==> flow/design.v <==
module emitter_uart #(
    parameter clk_freq_hz = 0,
    parameter baud_rate   = 1000000
) (
    input  wire       i_clk,
    input  wire       i_rst,
    input  wire [7:0] i_data,
    input  wire       i_valid,
    output reg        o_ready,
    output wire       o_uart_tx
);
  localparam START_VALUE = clk_freq_hz / baud_rate;
  localparam WIDTH = $clog2(START_VALUE);
  reg [WIDTH:0] cnt = 0;
  reg [    9:0] data;
  assign o_uart_tx = data[0] | !(|data);
  always @(posedge i_clk) begin
    if (cnt[WIDTH] & !(|data)) begin
      o_ready <= 1'b1;
    end else if (i_valid & o_ready) begin
      o_ready <= 1'b0;
    end
    if (o_ready | cnt[WIDTH]) cnt <= {1'b0, START_VALUE[WIDTH-1:0]};
    else cnt <= cnt - 1;
    if (cnt[WIDTH]) data <= {1'b0, data[9:1]};
    else if (i_valid & o_ready) data <= {1'b1, i_data, 1'b0};
  end
endmodule
### From RTL to reports: emitter_uart

Tool output for the design above, in the order of the flow.
Lines are those of the file above, counted from 1.
Library cell names are shortened.
Not given: n/a

| design | value |
|---|---|
| top | emitter_uart |
| clock | i_clk |
| cell library | sky130hd |
| corner | tt_025C_1v80 |

### Word level

Yosys after proc, flatten, opt, wreduce and memory -nomap, before mapping. Memory bits, and registers merged into a memory's read port (data or address), are not among the register bits. Print and check cells are not counted. Equal cells are merged and count once.

| bit counts | value |
|---|---|
| register bits after elaboration | 12 |
| bits in latches | 0 |
| memory bits (writable) | 0 |
| memory bits (read-only) | 0 |
| clocked read ports x word width | 0 |
| memory cells | 0 |
| bits of input ports | 11 |

| cells by class | value |
|---|---|
| add/subtract/negate cells | 1 |
| multiply operators | 0 |
| divide/modulo/power cells | 0 |
| order comparisons | 0 |
| equality and inequality tests | 0 |
| shift operators | 0 |
| muxes and demuxes | 3 |
| bitwise operators | 4 |
| reduce/logical cells | 3 |

Operators with widths:

| operator | number |
|---|---|
| two-way mux 9 bit | 2 |
| OR reduction 10 bit | 1 |
| AND 1 bit | 2 |
| bitwise OR 1 bit | 2 |
| nonzero test 2 bit | 1 |
| subtractor 1 bit (second input constant) | 1 |
| zero test 1 bit | 1 |
| two-way mux 1 bit | 1 |

### Depth

Longest topological path by Yosys (ltp), each cell counted once; first at word level (registers and memories cut), then after technology mapping (sequential cells cut; the memories' decode and read muxes count).

| logic depth | value |
|---|---|
| word-level depth | 3 |
| ABC_AREA | 0 |
| mapped depth | 3 |

### After synthesis

The flow's flattened synthesis, as Yosys stat reports it; memories are mapped. The netlist is that of the ABC_AREA named above (0 if unset); the other value can give another one.

Cells by type:

| cell | number | total area (um^2) |
|---|---|---|
| edfxtp_1 | 9 | 270.259 |
| mux2_1 | 6 | 67.565 |
| dfxtp_1 | 3 | 60.058 |
| nor4_2 | 2 | 25.024 |
| mux2_2 | 2 | 22.522 |
| o22ai_2 | 1 | 12.512 |
| buf_6 | 1 | 11.261 |
| inv_1 | 2 | 7.507 |
| nand2_1 | 2 | 7.507 |
| nor2_1 | 2 | 7.507 |
| and2_1 | 1 | 6.256 |
| nand2b_1 | 1 | 6.256 |
| a21oi_1 | 1 | 5.005 |
| nand3_1 | 1 | 5.005 |

| synthesis totals | value |
|---|---|
| mapped cells | 34 |
| mapped area | 514.2 um^2 |
| area of sequential cells | 330.3 um^2 |
| flip-flop cells | 12 |
| buffers | 1 |

### Worst setup path after synthesis

OpenSTA on the mapped netlist: ideal clock, no wires. The path of least setup slack (recovery checks aside). Input and output delay are each 20% of the period. Register names are those of the netlist, which keeps one name where synthesis merged equal registers.

| timing path post-synthesis | value |
|---|---|
| path type | register -> output |
| start | register data[5] |
| end | output o_uart_tx |
| clock period | 1090 ps |
| arrival time | 888 ps |
| data required time | 872 ps |
| setup slack | -16 ps |
| delay of the path | 888 ps |
| stages on the path | 4 |
| period reached after synthesis | 1106 ps |

"delay of the path" = arrival - input delay + setup time.
A path that ends at an output port has no setup time.
"stages on the path" counts driving pins, that of a launching flip-flop among them; a cell with two outputs on the path counts twice.
"period reached after synthesis" is the clock period less the worst setup slack; recovery checks do not enter. This is arithmetic on one report: input and output delays are still those of the set period (20% each).
The rows between start and end are the longest chain of elaborated cells between them; the timing report does not say that the signal goes this way. Where chains are equally long, one stands for them.
A line is the first line of the expression or statement that the cell stems from. Yosys adds cells for indexed reads and writes and turns some case tables into memories.

| on the way, post-synthesis | value |
|---|---|
| path through | edfxtp_1 -> nor4_2 -> nand3_1 -> nand2b_1 |
| length of the longest elaborated chain | 3 |
| elaborated cells between the ends (all ways) | 3 |

Ends and longest elaborated chain, post-synthesis:

| item | line | text |
|---|---|---|
| start: declaration | 15 | `reg [    9:0] data;` |
| start: assignment | 25 | `if (cnt[WIDTH]) data <= {1'b0, data[9:1]};` |
| start: assignment | 26 | `else if (i_valid & o_ready) data <= {1'b1, i_data, 1'b0};` |
| OR reduction 10 bit | 16 | `assign o_uart_tx = data[0] \| !(\|data);` |
| zero test 1 bit | 16 |  |
| bitwise OR 1 bit | 16 |  |
| end: declaration | 10 | `output wire       o_uart_tx` |

### Path in the finished layout

From the final timing report of run A: the path of least setup slack in the routed layout; clock arrival at registers is part of the times.
The report prints the path's times to 10 ps; the period is as set.

| timing path post-layout | value |
|---|---|
| path type | register -> output |
| start | register data[1] |
| end | output o_uart_tx |
| clock period | 1250 ps |
| arrival time | 1280 ps |
| data required time | 1000 ps |
| setup slack | -280 ps |
| stages on the path | 5 |

The rows between start and end are the longest chain of elaborated cells between them; the timing report does not say that the signal goes this way. Where chains are equally long, one stands for them.

| on the way, post-layout | value |
|---|---|
| path through | edfxtp_1 -> nor4_2 -> nand3_1 -> nand2b_1 -> buf_2 |
| length of the longest elaborated chain | 3 |
| elaborated cells between the ends (all ways) | 3 |

Ends and longest elaborated chain, post-layout:

| item | line | text |
|---|---|---|
| start: declaration | 15 | `reg [    9:0] data;` |
| start: assignment | 25 | `if (cnt[WIDTH]) data <= {1'b0, data[9:1]};` |
| start: assignment | 26 | `else if (i_valid & o_ready) data <= {1'b1, i_data, 1'b0};` |
| OR reduction 10 bit | 16 | `assign o_uart_tx = data[0] \| !(\|data);` |
| zero test 1 bit | 16 |  |
| bitwise OR 1 bit | 16 |  |
| end: declaration | 10 | `output wire       o_uart_tx` |

# Flow runs of emitter_uart

Measured data: module emitter_uart, platform sky130hd, 2 stored runs of the flow under differing settings, order arbitrary. Input and output delays are each 20% of the period that was set; the output load is 0.01 pF.
By "period achieved" is meant the clock period of the run minus its worst setup slack. This is arithmetic on one report: input and output delays are still those of the set period (20% each).
"worst setup path time" is the time allowed to the run's worst setup path (the clock period less input and output delay, where it has them) less its slack. Clock arrival times count: a late capture clock shortens it, a late launch clock lengthens it.
"power": no workload was simulated; the value follows from the tool's default switching activity.
"worst setup path time" is known to 10 ps.
Among the settings, -- means not set for that run.
Results: -- = not shown.

| setting or result | run A | run B |
|---|---|---|
| period_ns | 1.25 | 2.11 |
| SETUP_SLACK_MARGIN | 0.18 | -- |
| CAP_MARGIN | 20 | 10 |
| CORE_MARGIN | 2 | 2 |
| CORE_UTILIZATION | 40 | 55 |
| SLEW_MARGIN | 20 | 20 |
| PLACE_DENSITY_LB_ADDON | -- | 0.13 |
| CELL_PAD_IN_SITES_DETAIL_PLACEMENT | -- | 0 |
| GPL_TIMING_DRIVEN | -- | 0 |
| MAX_ROUTING_LAYER | -- | met4 |
| utilization of the finished layout (%) | 66.5 | -- |
| area of the standard cells in the finished layout (um^2) | 768.2 | -- |
| power (µW) | 825.7 | -- |
| worst slack on setup checks (ps) | -277 | -- |
| lowest hold slack (ps) | 577 | -- |
| netlist area reported by Yosys (um^2) | 514.2 | -- |
| period achieved (ps) | 1527 | -- |
| final setup TNS (ps) | -277 | -- |
| overall die area (um^2) | 1588.4 | -- |
| worst setup path time (ps) | 1280 | -- |
| kind of the worst setup path | register -> output | -- |

Run B: not finished: floorplanning ended with error PDN-0185
